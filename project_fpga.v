==> flow/design.v <==
module sender (
    clk,
	send_flag,
    send_data , 
    out_serial_bit,
);
	parameter bowd_rate = 9600 ; 
    parameter clk_pariod = 50;
	input send_flag,clk;
    input [6:0] send_data;
    output reg  out_serial_bit = 1'b1;
    reg [9:0] data_reg;
    integer curent_pos = 1; 
    integer max_clk = ((1000000000/bowd_rate) / clk_pariod) - 5 ; 
    integer clk_counter = -1  ;
    integer  i;
    integer counter_even = 0 ;
    always @(posedge clk) begin
	if(curent_pos <=9 )
	begin
        if(send_flag == 1'b1)
            begin
                if(clk_counter == -1 )
                begin
				out_serial_bit = 1'b0 ;
                for (i = 1 ; i<=7 ; i= i +1)
                begin
                    if(send_data[i-1] == 1'b1)
                    begin
                      counter_even = counter_even +1;
                    end
                    data_reg [i]= send_data[i-1];
                end
                data_reg[0]= 1'b0;
                data_reg[9]= 1'b1 ;
                if (counter_even/2 == 0 )
                    data_reg[8] = 1'b0;
                else
                    data_reg[8] = 1'b1;
            end
            clk_counter = clk_counter + 1 ; 
            if(max_clk < clk_counter)
            begin
                out_serial_bit = data_reg[curent_pos];
                curent_pos = curent_pos + 1 ;
                clk_counter=0; 
            end
        end
    end 
	else 
		out_serial_bit = 1'b1;
    end
endmodule
## From RTL to reports: sender

What the tools print for sender, step after step.
Lines are those of the file above, counted from 1.
Library cell names are shortened.
A cell with -- has no value.

| design | value |
|---|---|
| design top | sender |
| clock | clk |
| library | sky130hd |
| library corner | tt_025C_1v80 |

## Word-level counts

Source: Yosys, flattened and elaborated, memories not mapped. Widths are those after wreduce. Registers that Yosys merges into a memory's read port (data or address) are not register bits. Print and check cells do not count. Equal cells are merged and count once.

| word-level totals | value |
|---|---|
| output and inout port bits | 1 |
| cells after elaboration | 87 |
| input bits | 9 |
| flip-flop bits (word level) | 107 |

| operators by class | value |
|---|---|
| muxes and demuxes | 61 |
| reduce/logical cells | 6 |
| eq/ne operators | 1 |
| shift operators | 1 |
| bitwise gates (word level) | 1 |
| $add $sub $neg | 10 |
| magnitude comparators | 2 |

Operator list:

| cell | number |
|---|---|
| 32-bit 2-to-1 mux | 28 |
| 32-bit by 2-bit adder with 32-bit output (second input constant) | 9 |
| 1-bit 2-to-1 mux | 33 |
| 10-bit by 32-bit indexed select with 1-bit output | 1 |
| 13-bit by 32-bit less-than comparator with 1-bit output (first input constant) | 1 |
| 32-bit by 1-bit adder with 32-bit output | 1 |
| 32-bit by 1-bit == test with 1-bit output (second input constant) | 1 |
| 32-bit by 5-bit <= comparator with 1-bit output (second input constant) | 1 |
| 32-bit zero test | 1 |
| 3-bit AND reduction | 2 |
| 2-bit AND reduction | 2 |
| 2-bit nonzero test | 1 |
| 1-bit AND | 1 |

## Longest topological paths

Longest topological path by Yosys (ltp), each cell counted once; first at word level (registers and memories cut), then after technology mapping (sequential cells cut; the memories' decode and read muxes count).

| depth | value |
|---|---|
| depth after elaboration | 44 |
| ABC_AREA | 1 |
| mapped depth | 83 |
| mapped depth without buffers | 82 |

## Mapped cells and area

Yosys stat after the flow's synthesis: flattened, memories mapped to cells. It holds for the ABC_AREA given above (unset counts as 0); a run with the other value may have another netlist.

Cells by type:

| cell type | number | area in all (µm²) |
|---|---|---|
| edfxtp_1 | 106 | 3.18E+03 |
| nand2_1 | 766 | 2.88E+03 |
| nor2_1 | 379 | 1.42E+03 |
| nand3_1 | 237 | 1.19E+03 |
| inv_1 | 295 | 1.11E+03 |
| nand4_1 | 101 | 631.856 |
| nand2_2 | 89 | 556.784 |
| xor2_1 | 62 | 543.021 |
| nor2_2 | 47 | 294.032 |
| nor3_1 | 53 | 265.254 |
| xnor2_1 | 29 | 253.994 |
| inv_2 | 58 | 217.709 |
| nor2_4 | 19 | 213.955 |
| ha_1 | 14 | 175.168 |
| o21ai_0 | 35 | 175.168 |
| nand3_2 | 14 | 140.134 |
| nor4_1 | 19 | 118.864 |
| nand2_4 | 9 | 101.347 |

Not listed: further types 31, cells in them 89.

| synthesis totals | value |
|---|---|
| cells in the netlist | 2,421 |
| cell area after synthesis | 14,169.8 µm² |
| area of sequential cells | 3,203.1 µm² |
| mapped flip-flops | 107 |
| buffer cells | 11 |

## Timing after synthesis

Path of least setup slack by OpenSTA after synthesis, without wires, with an ideal clock, recovery checks aside; 20% of the period is set as input and as output delay. Where synthesis merged equal registers, the netlist keeps one of their names.

| timing after synthesis | value |
|---|---|
| kind | input to register |
| start point | in send_data[0] |
| end point | reg out_serial_bit |
| delay of the path | 7.932 ns |
| launch time at the first pin | 3.120 ns |
| input delay | 3.120 ns |
| clock period | 15.6 ns |
| setup slack | 4.548 ns |
| arrival | 10.937 ns |
| data required time | 15.485 ns |
| path buffers | 1 |
| setup time | 0.115 ns |
| driving pins on the path | 79 |
| synthesis period reached | 11.052 ns |

"delay of the path" = arrival - input delay + setup time.
"driving pins on the path" counts driving pins, that of a launching flip-flop among them; a cell with two outputs on the path counts twice.
"synthesis period reached" = period - worst setup slack (recovery checks aside). The figure is calculated, with input and output delays left at 20% of the set period.
The rows between start and end are the longest chain of elaborated cells between them; the timing report does not say that the signal goes this way. Where chains are equally long, one stands for them.
A line is the first line of the expression or statement that the cell stems from. Yosys adds cells for indexed reads and writes and turns some case tables into memories.
At most two assigning lines are given for a register; there are more.

| on the way, after synthesis | value |
|---|---|
| cell sequence | buf_6 inv_2 nand2_1 nand2_1 ha_1 or2_1 nand2_1 inv_1 ha_1 inv_1 o21ai_0 ha_1 nand2_1 nand2_1 ha_1 nand2_1 nand2_1 ha_1 [... 43 more ...] nor2_1 nand3_1 nor2_2 nand2_2 nor2_4 nand2_1 nor2_1 nand2_1 nand2_1 nand2_1 nor2_1 nand3_1 nand2_1 nand2_1 nand2_1 nand2_1 nand2_1 nand2_1 |
| length of the longest elaborated chain | 43 |
| elaborated cells on any way between the ends | 46 |
| source lines of those cells | 8 |
| those cells by class | add/sub: 7; shift: 1; mux: 36; logic: 1; reduce/logical: 1 |

Ends and longest elaborated chain, after synthesis:

| what | RTL line | source |
|---|---|---|
| start: declaration | 10 | `input [6:0] send_data;` |
| 32-bit 2-to-1 mux | 28 | `if(send_data[i-1] == 1'b1)` |
| 32-bit 2-to-1 mux | 23 | `if(clk_counter == -1 )` |
| 32-bit 2-to-1 mux | 21 | `if(send_flag == 1'b1)` |
| 32-bit 2-to-1 mux | 19 | `if(curent_pos <=9 )` |
| 32-bit by 2-bit adder with 32-bit output | 30 | `counter_even = counter_even +1;` |
| 32-bit 2-to-1 mux | 28 |  |
| 32-bit 2-to-1 mux | 23 |  |
| [... 29 more ...] | -- |  |
| 32-bit zero test | 36 | `if (counter_even/2 == 0 )` |
| 1-bit 2-to-1 mux | 36 |  |
| 1-bit 2-to-1 mux | 23 |  |
| 1-bit 2-to-1 mux | 21 |  |
| 1-bit 2-to-1 mux | 19 |  |
| 10-bit by 32-bit indexed select with 1-bit output | 44 | `out_serial_bit = data_reg[curent_pos];` |
| 1-bit 2-to-1 mux | 42 | `if(max_clk < clk_counter)` |
| end: assignment | 44 |  |
| end: assignment | 51 | `out_serial_bit = 1'b1;` |
| end: declaration | 11 | `output reg  out_serial_bit = 1'b1;` |

## Timing after layout

Path of least setup slack in the final report of flow run 2 (OpenROAD, finished layout, wires in). Where an end is a register, its clock arrival counts in the times.

| timing after layout | value |
|---|---|
| kind | input to register |
| start point | in send_data[0] |
| end point | reg out_serial_bit |
| path buffers | 3 |
| launch time at the first pin | 3.32 ns |
| clock period | 16.6 ns |
| setup slack | 5.09 ns |
| input delay | 3.32 ns |
| setup time | 0.10 ns |
| data required time | 16.85 ns |
| driving pins on the path | 74 |
| arrival | 11.77 ns |

The rows between start and end are the longest chain of elaborated cells between them; the timing report does not say that the signal goes this way. Where chains are equally long, one stands for them.
At most two assigning lines are given for a register; there are more.

| on the way, after layout | value |
|---|---|
| cell sequence | buf_12 nand2_8 inv_4 nor2_4 ha_4 or2_4 nand2_2 inv_2 ha_4 inv_2 o21ai_2 ha_4 nand2_1 inv_2 nand3_4 nand3b_1 nor2_2 buf_4 [... 38 more ...] nor2_1 nand3_1 nor2_2 nand2_2 nor2_4 nand2_2 nor2_1 nand2_1 nand2_1 nand2_1 nor2_1 nand3_1 nand2_1 nand2_1 nand2_1 nand2_1 nand2_1 nand2_1 |
| length of the longest elaborated chain | 43 |
| elaborated cells on any way between the ends | 46 |
| source lines of those cells | 8 |
| those cells by class | add/sub: 7; shift: 1; mux: 36; logic: 1; reduce/logical: 1 |

Ends and longest elaborated chain, after layout:

| what | RTL line | source |
|---|---|---|
| start: declaration | 10 | `input [6:0] send_data;` |
| 32-bit 2-to-1 mux | 28 | `if(send_data[i-1] == 1'b1)` |
| 32-bit 2-to-1 mux | 23 | `if(clk_counter == -1 )` |
| 32-bit 2-to-1 mux | 21 | `if(send_flag == 1'b1)` |
| 32-bit 2-to-1 mux | 19 | `if(curent_pos <=9 )` |
| 32-bit by 2-bit adder with 32-bit output | 30 | `counter_even = counter_even +1;` |
| 32-bit 2-to-1 mux | 28 |  |
| 32-bit 2-to-1 mux | 23 |  |
| [... 29 more ...] | -- |  |
| 32-bit zero test | 36 | `if (counter_even/2 == 0 )` |
| 1-bit 2-to-1 mux | 36 |  |
| 1-bit 2-to-1 mux | 23 |  |
| 1-bit 2-to-1 mux | 21 |  |
| 1-bit 2-to-1 mux | 19 |  |
| 10-bit by 32-bit indexed select with 1-bit output | 44 | `out_serial_bit = data_reg[curent_pos];` |
| 1-bit 2-to-1 mux | 42 | `if(max_clk < clk_counter)` |
| end: assignment | 44 |  |
| end: assignment | 51 | `out_serial_bit = 1'b1;` |
| end: declaration | 11 | `output reg  out_serial_bit = 1'b1;` |

Wiki page: sender / flow data

Settings and measured results of 2 stored flow runs for module sender (sky130hd), not sorted in any way. The constraints put input and output delay at 20% of the set period each and load the outputs with 0.01 pF.
"clock period reached" = clock period - worst setup slack. The figure is calculated, with input and output delays left at 20% of the set period.
"critical setup path time" means the part of the period allowed to the worst setup path (the constraints hold back 20% at inputs and 20% at outputs) less its slack; where the path has registers, the arrival times of their clocks count too.
By "total power after layout" is meant OpenSTA's value without simulated activity: inputs other than the clock are taken to toggle once in ten clock periods, and the tool carries that through the logic.

#### Flow run 1

| setting | value |
|---|---|
| period_ns | `9.08` |
| CORE_UTILIZATION | `55` |
| PLACE_DENSITY | `0.42` |
| CORE_MARGIN | `9` |
| CELL_PAD_IN_SITES_GLOBAL_PLACEMENT | `2` |
| CELL_PAD_IN_SITES_DETAIL_PLACEMENT | `1` |
| CTS_CLUSTER_SIZE | `85` |
| CTS_CLUSTER_DIAMETER | `25` |
| CAP_MARGIN | `20` |
| SLEW_MARGIN | `20` |

Did not finish, placement stopped with GPL-0301.

#### Flow run 2

| setting | value |
|---|---|
| period_ns | `16.6` |
| CORE_UTILIZATION | `33` |
| SETUP_SLACK_MARGIN | `4.43` |
| PLACE_DENSITY | `0.55` |
| TNS_END_PERCENT | `65` |
| ABC_AREA | `1` |
| CTS_CLUSTER_SIZE | `66` |
| CTS_CLUSTER_DIAMETER | `109` |
| CAP_MARGIN | `30` |
| CORE_MARGIN | `2` |
| SLEW_MARGIN | `20` |

| result | value |
|---|---|
| Yosys chip area after synthesis | 14,169.8 µm² |
| lowest hold slack | 0.522 ns |
| utilization after layout | 39.1 % |
| area inside the die boundary | 44,611.8 µm² |
| setup total negative slack | 0.000 ns |
| critical setup path time | 8.19 ns |
| worst setup path kind | input to register |
| clock period reached | 11.514 ns |
| standard-cell area after routing | 16,485.8 µm² |
| total power after layout | 0.6096 mW |
| setup slack of the worst path | 5.086 ns |
