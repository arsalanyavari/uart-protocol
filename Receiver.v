==> flow/design.v <==
module reciever (
    clk,
    recieve_bit,
    out,
    broken
);
    input clk;
    input wire recieve_bit;
    reg recieve_flag = 1'b0 ;
	reg  parity, end_bit, start_bit;
    reg [6:0] packet;  
    output reg [6:0] out;
    output reg broken = 0;
    integer cnt = 0 ;  
    integer i;  
	parameter bowd_rate = 9600 ; 
    parameter clk_length = 60;
    integer max_clk = ((1000000000/bowd_rate) / clk_length);
    integer clk_cnt = 0;
    integer sum= 0 ;
    always @(posedge clk) begin
        start_bit = recieve_bit;
        if(start_bit == 1'b0)
        begin
            recieve_flag = 1'b1;
        end
        if (recieve_flag == 1'b1) begin
            if(clk_cnt >= max_clk)
            begin
            if(cnt==7)
            begin
                parity = recieve_bit;
                clk_cnt = 0;
            end
            else if(cnt == 8)
            begin
                end_bit = recieve_bit;
                for(i = 0; i < 7; i = i + 1)
                    if(packet[i] == 1'b1)
                        sum = sum + 1;
                if(parity == 1'b1)
                    sum = sum + 1;
                if(sum%2 == 0)
                begin
                    for(i = 0; i < 7; i = i + 1)
                        out[i] = packet[i];
                end
                else
                    broken = 1'b1;
                clk_cnt =0;
                recieve_flag = 1'b0;
            end
            else
            begin
                packet[cnt] = recieve_bit;
                clk_cnt = 0;
                cnt = cnt+1;
            end
            end
        clk_cnt = clk_cnt + 1;
        end 
    end
endmodule
* Step by step through the tools: reciever
The steps from the RTL of reciever to its reports follow in flow order.
Lines are those of the file above, counted from 1.
Operators: Yosys type, input widths -> output width; for muxes data width and select width s.
A cell with - has no value.
- Top :: reciever
- Clock port :: clk
- Standard-cell library :: sky130hd
- Library corner :: tt_025C_1v80

* Elaborated design
Source: Yosys, flattened and elaborated, memories not mapped. Widths are those after wreduce. Registers that Yosys merges into a memory's read port (data or address) are not register bits. Print and check cells do not count. Equal cells are merged and count once.
- Bitwise logic cells :: 7
- Muxes and demuxes :: 46
- Equal/unequal tests :: 2
- Multiply operators :: 0
- Reductions and logical operators :: 6
- Shift-type cells :: 2
- Magnitude comparators :: 1
- Divide/modulo/power cells :: 0
- Add/subtract/negate cells :: 11
** Operators with widths (count)
- $mux 32 :: 42
- $add 32x2->32 const B :: 10
- $shift 1x33->7 :: 1
- $shift 1x33->7 const A :: 1
- $neg 32->33 :: 1
- $ge 32x12->1 const B :: 1
- $eq 32x4->1 const B :: 1
- $eq 32x5->1 const B :: 1
- $logic_not 32->1 :: 1
- $reduce_and 5->1 :: 2
- $reduce_and 4->1 :: 2
- $and 7x7->7 :: 1
- $or 7x7->7 :: 1
- $not 7->7 :: 1
- $mux 1 :: 4
- $not 1->1 :: 3
- $reduce_and 3->1 :: 1
- $and 1x1->1 :: 1
- Latch bits :: 0
- Bits in writable memories :: 0
- Word width x clocked read ports :: 0
- Output and inout port bits :: 8
- Memories kept :: 0
- Memory bits (read-only) :: 0
- Register bits after elaboration :: 113

* Logic depth
Longest topological path by Yosys (ltp), each cell counted once; first at word level (registers and memories cut), then after technology mapping (sequential cells cut; the memories' decode and read muxes count).
- Depth after elaboration :: 52
- ABC_AREA :: 0
- Gate-level depth with buffers :: 14
- Mapped depth without buffers :: 13

* Netlist
Source: synth_stat.txt of the flow (Yosys; design flattened, memories mapped). It holds for the ABC_AREA given above (unset counts as 0); a run with the other value may have another netlist.
- Cell area after synthesis :: 5266.3 um^2
- Mapped cells :: 530
- Flip-flop cells :: 82
- Buffers :: 30
** Cell types
- sky130_fd_sc_hd__edfxtp_1 :: count 81, area in all 2.43E+03 um^2
- sky130_fd_sc_hd__xnor2_1 :: count 47, area in all 411.645 um^2
- sky130_fd_sc_hd__xor2_1 :: count 29, area in all 253.994 um^2
- sky130_fd_sc_hd__nor2_1 :: count 52, area in all 195.187 um^2
- sky130_fd_sc_hd__nand2_1 :: count 40, area in all 150.144 um^2
- sky130_fd_sc_hd__nand3_1 :: count 28, area in all 140.134 um^2
- sky130_fd_sc_hd__nor3_1 :: count 26, area in all 130.125 um^2
- sky130_fd_sc_hd__nand4_1 :: count 19, area in all 118.864 um^2
- sky130_fd_sc_hd__nor4_1 :: count 19, area in all 118.864 um^2
- sky130_fd_sc_hd__clkbuf_1 :: count 24, area in all 90.086 um^2
- sky130_fd_sc_hd__o21ai_0 :: count 18, area in all 90.086 um^2
- sky130_fd_sc_hd__and3_1 :: count 14, area in all 87.584 um^2
- sky130_fd_sc_hd__mux2_1 :: count 7, area in all 78.826 um^2
- sky130_fd_sc_hd__a21oi_1 :: count 11, area in all 55.053 um^2
- sky130_fd_sc_hd__or4_1 :: count 7, area in all 52.55 um^2
- sky130_fd_sc_hd__nor2b_1 :: count 8, area in all 50.048 um^2
- sky130_fd_sc_hd__or3_1 :: count 8, area in all 50.048 um^2
- sky130_fd_sc_hd__o311ai_0 :: count 5, area in all 43.792 um^2
Not listed: further types 46, cells in them 87.

* Worst setup path after synthesis
Path of least setup slack by OpenSTA after synthesis, without wires, with an ideal clock, recovery checks aside; 20% of the period is set as input and as output delay. Where synthesis merged equal registers, the netlist keeps one of their names.
- Kind :: input-to-reg
- Start :: in recieve_bit
- End :: reg cnt[0]
- Setup time :: 0.459 ns
- Stages :: 3
- Input delay :: 1.214 ns
- Setup slack :: 1.307 ns
- Path delay :: 3.549 ns
- Period :: 6.07 ns
- Arrival :: 4.304 ns
- Path buffers :: 0
- Required time :: 5.611 ns
- Synthesis period reached :: 4.763 ns
"path delay" = arrival - input delay + setup time.
"stages" counts driving pins, that of a launching flip-flop among them; a cell with two outputs on the path counts twice.
"synthesis period reached" is the clock period less the worst setup slack; recovery checks do not enter. This is arithmetic on one report: input and output delays are still those of the set period (20% each).
The rows between start and end are the longest chain of elaborated cells between them; the timing report does not say that the signal goes this way. Where chains are equally long, one stands for them.
A line is the first line of the expression or statement that the cell stems from. Yosys adds cells for indexed reads and writes and turns some case tables into memories.
- Cell sequence :: sky130_fd_sc_hd__nand2b_1 -> sky130_fd_sc_hd__nand2_1 -> sky130_fd_sc_hd__a31oi_1
- Length of the longest elaborated chain :: 2
** RTL lines, path after synthesis
- start, declared :: line 8 : input wire recieve_bit;
- $mux 1 :: line 23 : if(start_bit == 1'b0)
- $reduce_and 4->1
- end, assigned :: line 57 : cnt = cnt+1;
- end, declared :: line 14 : integer cnt = 0 ;

* Path in the finished layout
Path of least setup slack in the final report of run 2 (OpenROAD, finished layout, wires in). Where an end is a register, its clock arrival counts in the times.
- Kind :: reg-to-reg
- Start :: reg cnt[0]
- End :: reg packet[3]
- Required time :: 5.91 ns
- Stages :: 11
- Period :: 5.82 ns
- Arrival :: 4.35 ns
- Setup time :: 0.25 ns
- Path buffers :: 0
- Setup slack :: 1.56 ns
The rows between start and end are the longest chain of elaborated cells between them; the timing report does not say that the signal goes this way. Where chains are equally long, one stands for them.
Where a signal picks the word or bit written, the line may be left out of the assigning lines.
Ways into the end's enable are left out, as the timed path ends at the data pin.
- Cell sequence :: sky130_fd_sc_hd__edfxtp_1 -> sky130_fd_sc_hd__inv_1 -> sky130_fd_sc_hd__ha_1 -> sky130_fd_sc_hd__or4b_1 -> sky130_fd_sc_hd__nor4_4 -> sky130_fd_sc_hd__a41o_1 -> sky130_fd_sc_hd__o21ai_1 -> sky130_fd_sc_hd__or4_4 -> sky130_fd_sc_hd__a2111oi_4 -> sky130_fd_sc_hd__nand4_1 -> sky130_fd_sc_hd__mux2_1
- Length of the longest elaborated chain :: 5
** RTL lines, path post-layout
- start, declared :: line 14 : integer cnt = 0 ;
- start, assigned :: line 57 : cnt = cnt+1;
- $neg 32->33 :: line 55 : packet[cnt] = recieve_bit;
- $shift 1x33->7 :: line 55
- $not 7->7 :: line 55
- $and 7x7->7 :: line 55
- $or 7x7->7 :: line 55
- end, declared :: line 11 : reg [6:0] packet;

Memo
Re: implementation data of reciever

reciever through Yosys and OpenROAD on sky130hd: 2 stored runs, unordered, with their settings and measured results. The constraints put input and output delay at 20% of the set period each and load the outputs with 0.01 pF.
"period reached" = clock period - worst setup slack. The figure is calculated, with input and output delays left at 20% of the set period.
"allowed time less slack (worst setup path)" is the time allowed to the run's worst setup path (the clock period less input and output delay, where it has them) less its slack. Clock arrival times count: a late capture clock shortens it, a late launch clock lengthens it.
"total power of the final layout" is the tool's figure for a default switching activity; nothing was simulated.

** Run 1
- Settings :: period_ns=6.01; CORE_UTILIZATION=54; SETUP_SLACK_MARGIN=0.89; PLACE_DENSITY=0.77; CELL_PAD_IN_SITES_GLOBAL_PLACEMENT=3; GPL_TIMING_DRIVEN=1; GPL_ROUTABILITY_DRIVEN=1; CTS_CLUSTER_SIZE=54; CTS_CLUSTER_DIAMETER=73; CAP_MARGIN=20; CORE_MARGIN=2; SLEW_MARGIN=20
- Outcome :: unfinished; error GPL-0301 in placement

** Run 2
- Settings :: period_ns=5.82; CORE_UTILIZATION=37; TNS_END_PERCENT=95; GPL_ROUTABILITY_DRIVEN=0; CAP_MARGIN=40; SLEW_MARGIN=25; MIN_ROUTING_LAYER=met1; CORE_MARGIN=2
- Standard-cell area of the final layout :: 5,829.3 um^2
- Worst setup slack after layout :: 1.559 ns
- Total power of the final layout :: 1.518 mW
- Utilization :: 42.0 %
- Synthesized cell area :: 5,266.3 um^2
- Post-route worst hold slack :: 0.502 ns
- Allowed time less slack (worst setup path) :: 4.26 ns
- Type of the worst setup path :: reg-to-reg
- Period reached :: 4.261 ns
- Summed negative setup slack :: 0.000 ns
- Area of the die :: 15,204.1 um^2
